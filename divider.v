==> flow/design.v <==
module div(clk, z, d, q, s);
	parameter z_width = 32;
	parameter d_width = z_width /2;
	input clk;                
	input  [z_width -1:0] z;  
	input  [d_width -1:0] d;  
	output [z_width -1:0] q;  
	output [z_width -1:0] s;  
	function sc;
	  input [z_width:0] si;
	  input [d_width:0] di;
	begin
	    sc = si[z_width] ~^ di[d_width];
	end
	endfunction
	function [z_width:0] gen_q;
	  input [z_width:0] q;
	  input             q0;
	begin
	    gen_q = {(q << 1), q0};
	end
	endfunction
	function [z_width:0] gen_s;
	  input [z_width:0] si;
	  input [z_width:0] di;
	  input             sel;
	begin
	    if(sel)
	      gen_s = {si[z_width-1:0], 1'b0} - di;
	    else
	      gen_s = {si[z_width-1:0], 1'b0} + di;
	end
	endfunction
	reg [z_width:0] q_pipe  [z_width:0];
	reg [z_width:0] s_pipe  [z_width:0];
	reg [z_width:0] d_pipe  [z_width:0];
	reg [z_width:0] qb_pipe;
	initial
	begin
	  if(d_width > z_width)
	    $display("div.v parameter error (d_width > z_width). Divisor width larger than divident width.");
	end
	integer n;
	always @(d)
	  d_pipe[0] <= {d[d_width -1], d, {(z_width-d_width){1'b0}} };
	always @(posedge clk)
	    for(n=1; n < z_width; n=n+1)
	       d_pipe[n] <= #1 d_pipe[n-1];
	always
	  begin
	    #1;
	    for(n=0; n < z_width; n=n+1)
	       qb_pipe[n] <= sc(s_pipe[n], d_pipe[n]);
	  end
	always@(z)
		s_pipe[0] <= {z[z_width -1], z};
	always @(posedge clk)
	    for(n=1; n < z_width; n=n+1)
	       s_pipe[n] <= #1 gen_s(s_pipe[n-1], d_pipe[n-1], qb_pipe[n-1]);
	always @(qb_pipe[0])
	  q_pipe[0] <= #1 { {(z_width){1'b0}}, qb_pipe[0]};
	always @(posedge clk)
	    for(n=1; n < z_width; n=n+1)
	       q_pipe[n] <= #1 {q_pipe[n-1], qb_pipe[n]};
	wire [z_width:0] last_q;
	assign last_q = q_pipe[z_width -1];
	always @(posedge clk)
	    q_pipe[z_width] <= #1 {!last_q[z_width-1], last_q[z_width-2:0], 1'b1};
	assign q = q_pipe[z_width];
	assign s = s_pipe[z_width];
endmodule 
* Reports on div
What the tools print for div, step after step.
Line numbers count from 1 in the design file above.
Operators carry their Yosys type and port widths (W data, S select, Z words).
Library cell names are shortened.
Not given: n/a
- Top module :: div
- Clock port :: clk
- Standard-cell library :: sky130hd
- Timing corner :: tt_025C_1v80

* Elaborated design
Source: Yosys, flattened and elaborated. Widths are those after wreduce; folded enables and synchronous resets count as part of the registers. Registers that Yosys merges into a memory's read port (data or address) are not register bits. Print and check cells do not count. Equal cells are merged and count once.
- Bits in registers :: 2062
- Output and inout port bits :: 64
- Cells after elaboration :: 219
- Add/sub/neg operators :: 62
- Muxes and demuxes :: 31
- Bitwise operators :: 32
** Operators by type and width (count)
- $add A33 B33 Y33 :: 31
- $sub A33 B33 Y33 :: 31
- $mux W33 :: 31
- $xnor A1 B1 Y1 :: 32

* Logic depth
Yosys ltp: most cells in a row. Word level: on the elaborated netlist, between registers, memories and ports. Mapped: between sequential cells and ports; inverters and the memories' decode and read muxes count.
- Depth after elaboration :: 2
- ABC_AREA :: 1
- Mapped depth :: 19
- Mapped depth without buffers :: 19

* Mapped cells and area
Yosys stat after the flow's synthesis: flattened, memories mapped to cells. It holds for the ABC_AREA given above (unset counts as 0); a run with the other value may have another netlist.
** Cell types
- dfxtp_1 :: count 1625, area in all 32531.2 µm²
- nand2_1 :: count 1849, area in all 6.94E+03 µm²
- ha_1 :: count 511, area in all 6.39E+03 µm²
- xor2_1 :: count 551, area in all 4.83E+03 µm²
- inv_1 :: count 1102, area in all 4.14E+03 µm²
- nor2_1 :: count 758, area in all 2.85E+03 µm²
- a21oi_1 :: count 544, area in all 2.72E+03 µm²
- nand3_1 :: count 521, area in all 2.61E+03 µm²
- o21ai_0 :: count 309, area in all 1.55E+03 µm²
- xnor2_1 :: count 177, area in all 1.55E+03 µm²
- nand4_1 :: count 118, area in all 738.208 µm²
- a21o_1 :: count 57, area in all 427.91 µm²
- nor3_1 :: count 76, area in all 380.365 µm²
- nand3b_1 :: count 48, area in all 360.346 µm²
- fa_1 :: count 17, area in all 340.326 µm²
- buf_4 :: count 40, area in all 300.288 µm²
- o31ai_1 :: count 40, area in all 300.288 µm²
- a31oi_1 :: count 45, area in all 281.52 µm²
Not listed: further types 27, cells in them 239.
- Standard cells after synthesis :: 8627
- Chip area (Yosys) :: 71051.9 µm²
- Flip-flops :: 1625
- Buffers :: 60

* Timing after synthesis
Path of least setup slack by OpenSTA after synthesis, without wires, with an ideal clock, recovery checks aside; 20% of the period is set as input and as output delay. Where synthesis merged equal registers, the netlist keeps one of their names.
- Path type :: input to register
- Start point :: input port z[31]
- End point :: register s_pipe[1][30]
- Period :: 4.41 ns
- Input delay :: 0.882 ns
- Time at the first pin :: 0.882 ns
- Arrival :: 2.752 ns
- Data required time :: 4.298 ns
- Path slack :: 1.545 ns
- Path delay :: 1.982 ns
- Stages on the path :: 16
- Path buffers :: 0
- Period reached after synthesis :: 2.865 ns
"path delay" = arrival - input delay + setup time.
"stages on the path" counts driving pins, that of a launching flip-flop among them; a cell with two outputs on the path counts twice.
"period reached after synthesis" is the clock period less the worst setup slack; recovery checks do not enter. This is arithmetic on one report: input and output delays are still those of the set period (20% each).
The rows between start and end are the longest chain of elaborated cells between them; the timing report does not say that the signal goes this way. Where chains are equally long, one stands for them.
A line is the first line of the expression or statement that the cell stems from. Yosys adds cells for indexed reads and writes and turns some case tables into memories.
- Cell sequence :: xnor2_1 > inv_2 > o21ai_0 > xor2_1 > inv_1 > ha_1 > a21oi_1 > nor2_1 > nor2_1 > nand2_1 > nand2_1 > nand2_1 > nand2_1 > nand2_1 > nand2_1 > nand2_1
- Cells in the longest elaborated chain :: 2
** RTL lines, path after synthesis
- start: declaration :: line 5 : input [z_width -1:0] z;
- $xnor A1 B1 Y1 :: line 13 : sc = si[z_width] ~^ di[d_width];
- $mux W33 :: line 28 : if(sel)
- end: assignment :: line 59 : s_pipe[n] <= #1 gen_s(s_pipe[n-1], d_pipe[n-1], qb_pipe[n-1]);
- end: declaration :: line 35 : reg [z_width:0] s_pipe [z_width:0];

* Path in the finished layout
From the final timing report of entry B: the path of least setup slack in the routed layout; clock arrival at registers is part of the times.
- Path type :: input to register
- Start point :: input port d[0]
- End point :: register s_pipe[1][25]
- Period :: 6.01 ns
- Input delay :: 1.20 ns
- Time at the first pin :: 1.20 ns
- Arrival :: 4.33 ns
- Data required time :: 6.72 ns
- Path slack :: 2.40 ns
- Stages on the path :: 14
- Path buffers :: 1
The rows between start and end are the longest chain of elaborated cells between them; the timing report does not say that the signal goes this way. Where chains are equally long, one stands for them.
- Cell sequence :: clkdlybuf4s50_1 > inv_1 > ha_1 > nand2_1 > nor2_1 > a31oi_1 > xor2_1 > inv_1 > ha_1 > nand2_1 > nor2_1 > o21ai_0 > nand4_1 > xor2_1
- Cells in the longest elaborated chain :: 2
** RTL lines, path post-layout
- start: declaration :: line 6 : input [d_width -1:0] d;
- $add A33 B33 Y33 :: line 31 : gen_s = {si[z_width-1:0], 1'b0} + di;
- $mux W33 :: line 28 : if(sel)
- end: assignment :: line 59 : s_pipe[n] <= #1 gen_s(s_pipe[n-1], d_pipe[n-1], qb_pipe[n-1]);
- end: declaration :: line 35 : reg [z_width:0] s_pipe [z_width:0];

## Implementation results

Record of 2 stored runs of the RTL-to-layout flow on div, platform sky130hd. The runs are unordered. Constraints: input delay and output delay 20% of the set period each, output load 0.01 pF.
By "achieved period" is meant the clock period of the run minus its worst setup slack. This is arithmetic on one report: input and output delays are still those of the set period (20% each).
"time of the worst setup path" is the time allowed to the run's worst setup path (the clock period less input and output delay, where it has them) less its slack. Clock arrival times count: a late capture clock shortens it, a late launch clock lengthens it.

** Entry A
- Settings :: period_ns=2.48; CORE_UTILIZATION=64; SETUP_SLACK_MARGIN=-0.17; PLACE_DENSITY_LB_ADDON=0.08; CORE_MARGIN=3; CELL_PAD_IN_SITES_GLOBAL_PLACEMENT=2; CELL_PAD_IN_SITES_DETAIL_PLACEMENT=2; TNS_END_PERCENT=25; ABC_AREA=0; CTS_CLUSTER_SIZE=62; CTS_CLUSTER_DIAMETER=71; CAP_MARGIN=30; MAX_ROUTING_LAYER=met5; SLEW_MARGIN=20
- Outcome :: did not finish, placement stopped with FLW-0024

** Entry B
- Settings :: period_ns=6.01; CORE_UTILIZATION=40; CORE_ASPECT_RATIO=0.62; CORE_MARGIN=3; ABC_AREA=1; CAP_MARGIN=5; SLEW_MARGIN=20; MIN_ROUTING_LAYER=met1
- Die footprint :: 182868.0 µm²
- Worst hold slack after layout :: 0.285 ns
- Achieved period :: 3.615 ns
- Time of the worst setup path :: 2.41 ns
- Kind of the worst setup path :: input to register
- Worst slack on setup checks :: 2.395 ns
- Netlist area reported by Yosys :: 71051.9 µm²
- Final setup TNS :: 0.000 ns
- Area of the standard cells in the finished layout :: 79752.7 µm²
- Utilization :: 45.3 %
